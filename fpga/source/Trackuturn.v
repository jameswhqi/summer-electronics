==> flow/design.v <==
module Trackuturn (
    input rst,
    input clkus,
    input [3:0] ir,
    input en_tracking, en_uturn, en_brake, en_reverse, en_fbrake,
    output reg [1:0] front_wheel,
    output reg [1:0] motor,
    output reg end_of_track,
    output reg uturn_finished,
    output reg brake_finished, reverse_finished, fbrake_finished
);
    parameter   STOP        = 7'b0000001,
                TRACK       = 7'b0000010,  
                BRAKE       = 7'b0000100,
                FORWARD     = 7'b0001000,  
                BACKWARD    = 7'b0010000,  
                REVERSE     = 7'b0100000,
                FBRAKE      = 7'b1000000;
    reg [6:0] cstate, nstate;
    parameter WHITE = 1'b0, BLACK = 1'b1;
    parameter   STRAIGHT    = 2'b00,
                LEFT        = 2'b01,
                RIGHT       = 2'b11;
    parameter   MOTOR_STOP  = 2'b00,
                MOTOR_FOR   = 2'b01,
                MOTOR_BACK  = 2'b10,
                MOTOR_BRAKE = 2'b11;
    parameter   TURN_DELAY  = 500000,  
                DRIVE_DELAY = 800000;  
    reg [19:0] delay;
    reg delayed;
    parameter BRAKE_TIME = 500000;  
    reg [18:0] brake_cnt;
    reg double_white;
    reg [3:0] turn_cnt;
    always @(posedge clkus or negedge rst)
        if (!rst)
            cstate <= STOP;
        else
            cstate <= nstate;
    always @(*)
        case (cstate)
            STOP:
                if (en_tracking)
                    nstate = TRACK;
                else if (en_uturn && !uturn_finished)
                    nstate = BACKWARD;
                else if (en_brake && !brake_finished)
                    nstate = BRAKE;
                else if (en_reverse && !reverse_finished)
                    nstate = REVERSE;
                else if (en_fbrake && !fbrake_finished)
                    nstate = FBRAKE;
                else
                    nstate = STOP;
            TRACK:
                if (!en_tracking)
                    nstate = STOP;
                else
                    nstate = TRACK;
            BRAKE:
                if (brake_cnt == 1)
                    nstate = STOP;
                else
                    nstate = BRAKE;
            FORWARD:
                if (double_white && (ir[2] == BLACK || ir[1] == BLACK))
                    nstate = BACKWARD;
                else if (turn_cnt >= 2 && (ir == {WHITE, WHITE, WHITE, WHITE} || ir == {BLACK, BLACK, WHITE, WHITE}))
                    nstate = STOP;
                else
                    nstate = FORWARD;
            BACKWARD:
                if (double_white && (ir[2] == BLACK || ir[1] == BLACK))
                    nstate = FORWARD;
                else if (turn_cnt >= 2 && (ir == {WHITE, WHITE, WHITE, WHITE} || ir == {BLACK, BLACK, WHITE, WHITE} || ir == {WHITE, WHITE, BLACK, BLACK}))
                    nstate = STOP;
                else
                    nstate = BACKWARD;
            REVERSE:
                if (ir[2:1] == {BLACK, BLACK})
                    nstate = STOP;
                else
                    nstate = REVERSE;
            FBRAKE:
                if (brake_cnt == 1)
                    nstate = STOP;
                else
                    nstate = FBRAKE;
            default:
                nstate = STOP;
        endcase
    always @(posedge clkus or negedge rst)
        if (!rst) begin
            front_wheel <= STRAIGHT;
            motor <= MOTOR_STOP;
            end_of_track <= 0;
            uturn_finished <= 0;
            brake_finished <= 0;
            reverse_finished <= 0;
            delay <= 0;
            delayed <= 0;
            brake_cnt <= 0;
            turn_cnt <= 0;
            double_white <= 0;
        end
        else
            case (nstate)
                STOP: begin
                    front_wheel <= STRAIGHT;
                    motor <= MOTOR_STOP;
                    end_of_track <= 0;
                    if (cstate == FORWARD || cstate == BACKWARD)
                        uturn_finished <= 1;
                    else if (!en_uturn)
                        uturn_finished <= 0;
                    if (cstate == BRAKE)
                        brake_finished <= 1;
                    else if (!en_brake)
                        brake_finished <= 0;
                    if (cstate == REVERSE)
                        reverse_finished <= 1;
                    else if (!en_reverse)
                        reverse_finished <= 0;
                    if (cstate == FBRAKE)
                        fbrake_finished <= 1;
                    else if (!en_fbrake)
                        fbrake_finished <= 0;
                    delay <= 0;
                    delayed <= 0;
                    brake_cnt <= 0;
                    turn_cnt <= 0;
                    double_white <= 0;
                end
                TRACK: begin
                    if (ir[3] == BLACK && ir[0] == WHITE)
                        front_wheel <= RIGHT;
                    else if (ir[3] == WHITE && ir[0] == BLACK)
                        front_wheel <= LEFT;
                    else
                        front_wheel <= STRAIGHT;
                    if (end_of_track)
                        motor <= MOTOR_STOP;
                    else
                        motor <= MOTOR_FOR;
                    if (ir[3] == BLACK && ir[0] == BLACK)
                        end_of_track <= 1;
                    uturn_finished <= 0;
                    brake_finished <= 0;
                    reverse_finished <= 0;
                end
                BRAKE: begin
                    front_wheel <= STRAIGHT;
                    motor <= MOTOR_BRAKE;
                    if (brake_cnt == 0)
                        brake_cnt <= BRAKE_TIME;
                    else
                        brake_cnt <= brake_cnt - 1;
                end
                FORWARD: begin
                    if (delay >= TURN_DELAY || delayed && cstate != BACKWARD)
                        if (turn_cnt >= 2 && ir[3] == WHITE && ir[0] == WHITE)
                            front_wheel <= STRAIGHT;
                        else
                            front_wheel <= LEFT;
                    if (delay >= DRIVE_DELAY)
                        motor <= MOTOR_FOR;
                    else if (!delayed)
                        motor <= MOTOR_STOP;
                    if (cstate == BACKWARD) begin
                        double_white <= 0;
                        turn_cnt <= turn_cnt + 1;
                    end
                    if (ir[2:1] == {WHITE, WHITE})
                        double_white <= 1;
                    if (delayed)
                        delay <= 0;
                    else
                        delay <= delay + 1;
                    if (cstate == BACKWARD)
                        delayed <= 0;
                    else if (delay >= DRIVE_DELAY)
                        delayed <= 1;
                end
                BACKWARD: begin
                    if (delay >= TURN_DELAY)
                        front_wheel <= RIGHT;
                    if (delay >= DRIVE_DELAY)
                        motor <= MOTOR_BACK;
                    else if (!delayed)
                        motor <= MOTOR_STOP;
                    if (cstate == FORWARD) begin
                        double_white <= 0;
                        turn_cnt <= turn_cnt + 1;
                    end
                    if (ir[2:1] == {WHITE, WHITE})
                        double_white <= 1;
                    if (delayed)
                        delay <= 0;
                    else
                        delay <= delay + 1;
                    if (cstate == FORWARD)
                        delayed <= 0;
                    else if (delay >= DRIVE_DELAY)
                        delayed <= 1;
                end
                REVERSE: begin
                    front_wheel <= STRAIGHT;
                    motor <= MOTOR_BACK;
                end
                FBRAKE: begin
                    front_wheel <= STRAIGHT;
                    motor <= MOTOR_FOR;
                    if (brake_cnt == 0)
                        brake_cnt <= BRAKE_TIME;
                    else
                        brake_cnt <= brake_cnt - 1;
                end
            endcase
endmodule
# From RTL to reports: Trackuturn
# Tool output for the design above, in the order of the flow.
# Lines are those of the file above, counted from 1.
# Operators: Yosys type, input widths -> output width; for muxes data width and select width s.
# Library cell names are shortened.
# The mark n/a stands for no value.
[inputs] top="Trackuturn" clock="clkus" lib="sky130hd" pvt_corner="tt_025C_1v80"

# Word level
# Yosys after proc, flatten, opt, wreduce and memory -nomap, before mapping. Memory bits, and registers merged into a memory's read port (data or address), are not among the register bits. Print and check cells are not counted. Equal cells are merged and count once.
[classes] n_cmp=3 n_mux=53 addsub=3 equal=30 bitwise=2 n_reduce_logical=41
[ops] cell="$pmux 7 s7" count=1
[ops] cell="$mux 7" count=6
[ops] cell="$pmux 20 s2" count=1
[ops] cell="$pmux 19 s2" count=1
[ops] cell="$add 20x1->20 const B" count=1
[ops] cell="$ge 20x19->1 const B" count=1
[ops] cell="$ge 20x20->1 const B" count=1
[ops] cell="$mux 20" count=1
[ops] cell="$sub 19x1->19 const B" count=1
[ops] cell="$eq 19x1->1 const B" count=1
[ops] cell="$logic_not 19->1" count=1
[ops] cell="$mux 19" count=1
[ops] cell="$mux 1" count=18
[ops] cell="$mux 5" count=3
[ops] cell="$eq 7x1->1 const B" count=2
[ops] cell="$eq 7x2->1 const B" count=2
[ops] cell="$eq 7x3->1 const B" count=2
[ops] cell="$eq 7x4->1 const B" count=2
[ops] cell="$eq 7x5->1 const B" count=2
[ops] cell="$eq 7x6->1 const B" count=2
[ops] cell="$eq 7x7->1 const B" count=2
[ops] cell="$pmux 2 s7" count=1
[ops] cell="$mux 2" count=7
[ops] cell="$logic_and 1x1->1" count=13
[ops] cell="$ne 3x2->1 const B" count=4
[ops] cell="$reduce_and 3->1" count=4
[ops] cell="$pmux 4 s3" count=1
[ops] cell="$mux 4" count=3
# Not listed: further kinds 26, cells in them 47.
[bits] input_bits=11 ff_bits=61 wordCells=145

# Longest topological paths
# Yosys ltp: most cells in a row. Word level: on the elaborated netlist, between registers, memories and ports. Mapped: between sequential cells and ports; inverters and the memories' decode and read muxes count.
[logic_depth] ltp_word=12 ABC_AREA=0 ltp_mapped=12

# Netlist
# Source: synth_stat.txt of the flow (Yosys; design flattened, memories mapped). It holds for the ABC_AREA given above (unset counts as 0); a run with the other value may have another netlist.
# The area totals of this step are shown rounded.
[by_type] cell="dfrtp_1" count=59 area_total_um2=1.48E+03
[by_type] cell="o21ai_0" count=53 area_total_um2=265.254
[by_type] cell="nand2_1" count=50 area_total_um2=187.68
[by_type] cell="nor2_1" count=34 area_total_um2=127.622
[by_type] cell="ha_1" count=9 area_total_um2=112.608
[by_type] cell="a21oi_1" count=21 area_total_um2=105.101
[by_type] cell="nor4_1" count=13 area_total_um2=81.328
[by_type] cell="or3_1" count=13 area_total_um2=81.328
[by_type] cell="inv_1" count=21 area_total_um2=78.826
[by_type] cell="nand3_1" count=15 area_total_um2=75.072
[by_type] cell="nor3_1" count=13 area_total_um2=65.062
[by_type] cell="nor4_4" count=3 area_total_um2=63.811
[by_type] cell="xor2_1" count=7 area_total_um2=61.309
[by_type] cell="a21o_1" count=8 area_total_um2=60.058
[by_type] cell="nor3b_1" count=6 area_total_um2=45.043
[by_type] cell="and2_1" count=7 area_total_um2=43.792
[by_type] cell="nand4_1" count=7 area_total_um2=43.792
[by_type] cell="nor4_2" count=3 area_total_um2=37.536
# Other cell types: 48; their cells: 95.
[synth_totals] mapped_cells=437 yosys_area_um2=3770 ffs=61 sequential_area_um2=1530 buffers=13

# Worst setup path after synthesis
# OpenSTA on the mapped netlist: ideal clock, no wires. The path of least setup slack (recovery checks aside). Input and output delay are each 20% of the period. Register names are those of the netlist, which keeps one name where synthesis merged equal registers.
[synth_timing] path_kind="input to register" startpoint="input ir[1]" endpoint="register front_wheel[0]" t_first_pin_ns=1.106 in_delay_ns=1.106 arrival_ns=3.339 t_required_ns=5.403 delay_ns=2.360 setup_slack_ns=2.063 stages=9 tclk_ns=5.53 period_less_setup_slack_ns=3.467
# "delay_ns" is the arrival time less input delay plus setup time.
# "stages" counts driving pins, that of a launching flip-flop among them; a cell with two outputs on the path counts twice.
# "period_less_setup_slack_ns" is the clock period less the worst setup slack; recovery checks do not enter. This is arithmetic on one report: input and output delays are still those of the set period (20% each).
# Between the ends stands the longest chain of elaborated cells between them, by number of cells; it is not shown to be the way that was timed. Of several equally long chains one is given.
# Each line given opens the expression or statement behind the cell; cells for indexed reads and writes are added by Yosys, which also makes memories of some case tables.
# At most two assigning lines are given for a register; there are more.
[synth_via] path_cell_list="clkbuf_1 -> or2_1 -> nor3_1 -> nor3b_2 -> nor4_4 -> inv_1 -> nor4_2 -> o32a_1 -> mux2_1" elab_chain_cells=11 cells_between=29 classes_between="eq/ne (12); mux (7); reduce/logical (10)"
[synth_rtl] item="start: declaration" line_no=4 source="input [3:0] ir,"
[synth_rtl] item="$logic_not 4->1" line_no=76 source="else if (turn_cnt >= 2 && (ir == {WHITE, WHITE, WHITE, WHITE} || ir == {BLACK, BLACK, WHITE, WHITE} || ir == { ..."
[synth_rtl] item="$logic_or 1x1->1 x2" line_no=76
[synth_rtl] item="$logic_and 1x1->1" line_no=76
[synth_rtl] item="$mux 5" line_no=76
[synth_rtl] item="$mux 5" line_no=74 source="if (double_white && (ir[2] == BLACK || ir[1] == BLACK))"
[synth_rtl] item="$pmux 7 s7" line_no=42 source="case (cstate)"
[synth_rtl] item="$eq 7x1->1" line_no=108 source="case (nstate)"
[synth_rtl] item="$reduce_or 4->1"
[synth_rtl] item="$reduce_bool 4->1"
[synth_rtl] item="$reduce_and 3->1"
[synth_rtl] item="end: assignment" line_no=95 source="front_wheel <= STRAIGHT;"
[synth_rtl] item="end: assignment" line_no=110 source="front_wheel <= STRAIGHT;"
[synth_rtl] item="end: declaration" line_no=6 source="output reg [1:0] front_wheel,"

# Timing after layout
# Path of least setup slack in the final report of run 1 (OpenROAD, finished layout, wires in). Where an end is a register, its clock arrival counts in the times.
[layout_timing] path_kind="input to register" startpoint="input ir[2]" endpoint="register front_wheel[1]" stages=10 t_required_ns=4.35 tclk_ns=4.13 in_delay_ns=0.83 arrival_ns=3.77 setup_slack_ns=0.58 t_first_pin_ns=0.83
# Between the ends stands the longest chain of elaborated cells between them, by number of cells; it is not shown to be the way that was timed. Of several equally long chains one is given.
# At most two assigning lines are given for a register; there are more.
[layout_via] path_cell_list="clkdlybuf4s50_1 -> xor2_1 -> nor3_1 -> nor3b_2 -> nor4_4 -> inv_1 -> nor4_1 -> a211o_1 -> o32a_1 -> mux2_1" elab_chain_cells=11 cells_between=29 classes_between="eq/ne (12); mux (7); reduce/logical (10)"
[layout_rtl] item="start: declaration" line_no=4 source="input [3:0] ir,"
[layout_rtl] item="$logic_not 4->1" line_no=76 source="else if (turn_cnt >= 2 && (ir == {WHITE, WHITE, WHITE, WHITE} || ir == {BLACK, BLACK, WHITE, WHITE} || ir == { ..."
[layout_rtl] item="$logic_or 1x1->1 x2" line_no=76
[layout_rtl] item="$logic_and 1x1->1" line_no=76
[layout_rtl] item="$mux 5" line_no=76
[layout_rtl] item="$mux 5" line_no=74 source="if (double_white && (ir[2] == BLACK || ir[1] == BLACK))"
[layout_rtl] item="$pmux 7 s7" line_no=42 source="case (cstate)"
[layout_rtl] item="$eq 7x1->1" line_no=108 source="case (nstate)"
[layout_rtl] item="$reduce_or 4->1"
[layout_rtl] item="$reduce_bool 4->1"
[layout_rtl] item="$reduce_and 3->1"
[layout_rtl] item="end: assignment" line_no=95 source="front_wheel <= STRAIGHT;"
[layout_rtl] item="end: assignment" line_no=110 source="front_wheel <= STRAIGHT;"
[layout_rtl] item="end: declaration" line_no=6 source="output reg [1:0] front_wheel,"

--- measured runs ---
Trackuturn through Yosys and OpenROAD on sky130hd: 2 stored runs, unordered, with their settings and measured results. The constraints put input and output delay at 20% of the set period each and load the outputs with 0.01 pF.
"achievedPeriod_ns": clock period set for the run, less the worst setup slack. It is reckoned from that one timing run; input and output delays stay at 20% of the period that was set.
"timing.worst_path_ns" is the time allowed to the run's worst setup path (the clock period less input and output delay, where it has them) less its slack. Clock arrival times count: a late capture clock shortens it, a late launch clock lengthens it.
"power_total_w": no workload was simulated; the value follows from the tool's default switching activity.
Values from the reports are rounded here.

[flow] run 1: files
==> flow/run.sh <==
#!/bin/bash
# the make line also repeats the synthesis and layout settings of config.mk as NAME=value (left out here)
make -C /OpenROAD-flow-scripts/flow DESIGN_CONFIG=/design/flow/config.mk WORK_HOME=/design/flow/orfs CLKGATE_MAP_FILE= finish
==> flow/config.mk <==
export PLATFORM = sky130hd
export DESIGN_NAME = Trackuturn
export DESIGN_NICKNAME = Trackuturn
export VERILOG_FILES = /design/flow/design.v
export SDC_FILE = /design/flow/constraint.sdc
export NUM_CORES = 4
export LEC_CHECK = 0
export CAP_MARGIN = 20
export CORE_MARGIN = 2
export CORE_UTILIZATION = 40
export SLEW_MARGIN = 20
==> flow/constraint.sdc <==
create_clock -name core_clock -period 4.13 [get_ports {clkus}]
set_input_delay 0.8260 -clock core_clock [delete_from_list [all_inputs] [get_ports {clkus}]]
set_output_delay 0.8260 -clock core_clock [all_outputs]
set_load 0.01 [all_outputs]

[flow] run 1: metrics
[metrics] power_total_w = 0.00279
[metrics] total_negative_slack_ns = 0.000
[metrics] yosys_chip_area_um2 = 3770
[metrics] fin_util_pct = 47.2
[metrics] timing.worst_path_ns = 2.73
[metrics] worstPathKind = input to register
[metrics] total_die_area_um2 = 10200
[metrics] post_route_stdcell_area_um2 = 4340
[metrics] setup_worst_slack_ns = 0.578
[metrics] achievedPeriod_ns = 3.552

[flow] run 2: files
==> flow/run.sh <==
#!/bin/bash
# the make line also repeats the synthesis and layout settings of config.mk as NAME=value (left out here)
make -C /OpenROAD-flow-scripts/flow DESIGN_CONFIG=/design/flow/config.mk WORK_HOME=/design/flow/orfs CLKGATE_MAP_FILE= finish
==> flow/config.mk <==
export PLATFORM = sky130hd
export DESIGN_NAME = Trackuturn
export DESIGN_NICKNAME = Trackuturn
export VERILOG_FILES = /design/flow/design.v
export SDC_FILE = /design/flow/constraint.sdc
export NUM_CORES = 4
export LEC_CHECK = 0
export ABC_AREA = 1
export CAP_MARGIN = 20
export CELL_PAD_IN_SITES_DETAIL_PLACEMENT = 1
export CORE_ASPECT_RATIO = 0.6
export CORE_MARGIN = 4
export CORE_UTILIZATION = 30
export CTS_CLUSTER_SIZE = 100
export GPL_TIMING_DRIVEN = 1
export MAX_ROUTING_LAYER = met5
export PLACE_DENSITY_LB_ADDON = 0.24
export SETUP_SLACK_MARGIN = 0.28
export SLEW_MARGIN = 20
==> flow/constraint.sdc <==
create_clock -name core_clock -period 5.64 [get_ports {clkus}]
set_input_delay 1.1280 -clock core_clock [delete_from_list [all_inputs] [get_ports {clkus}]]
set_output_delay 1.1280 -clock core_clock [all_outputs]
set_load 0.01 [all_outputs]

[flow] run 2: metrics
[metrics] power_total_w = 0.00106
[metrics] setup_worst_slack_ns = 2.21
[metrics] fin_util_pct = 35.8
[metrics] achievedPeriod_ns = 3.433
[metrics] timing.worst_path_ns = 2.31
[metrics] worstPathKind = input to register
[metrics] total_die_area_um2 = 15300
[metrics] total_negative_slack_ns = 0.000
[metrics] post_route_stdcell_area_um2 = 4630
[metrics] yosys_chip_area_um2 = 3990
--- end ---
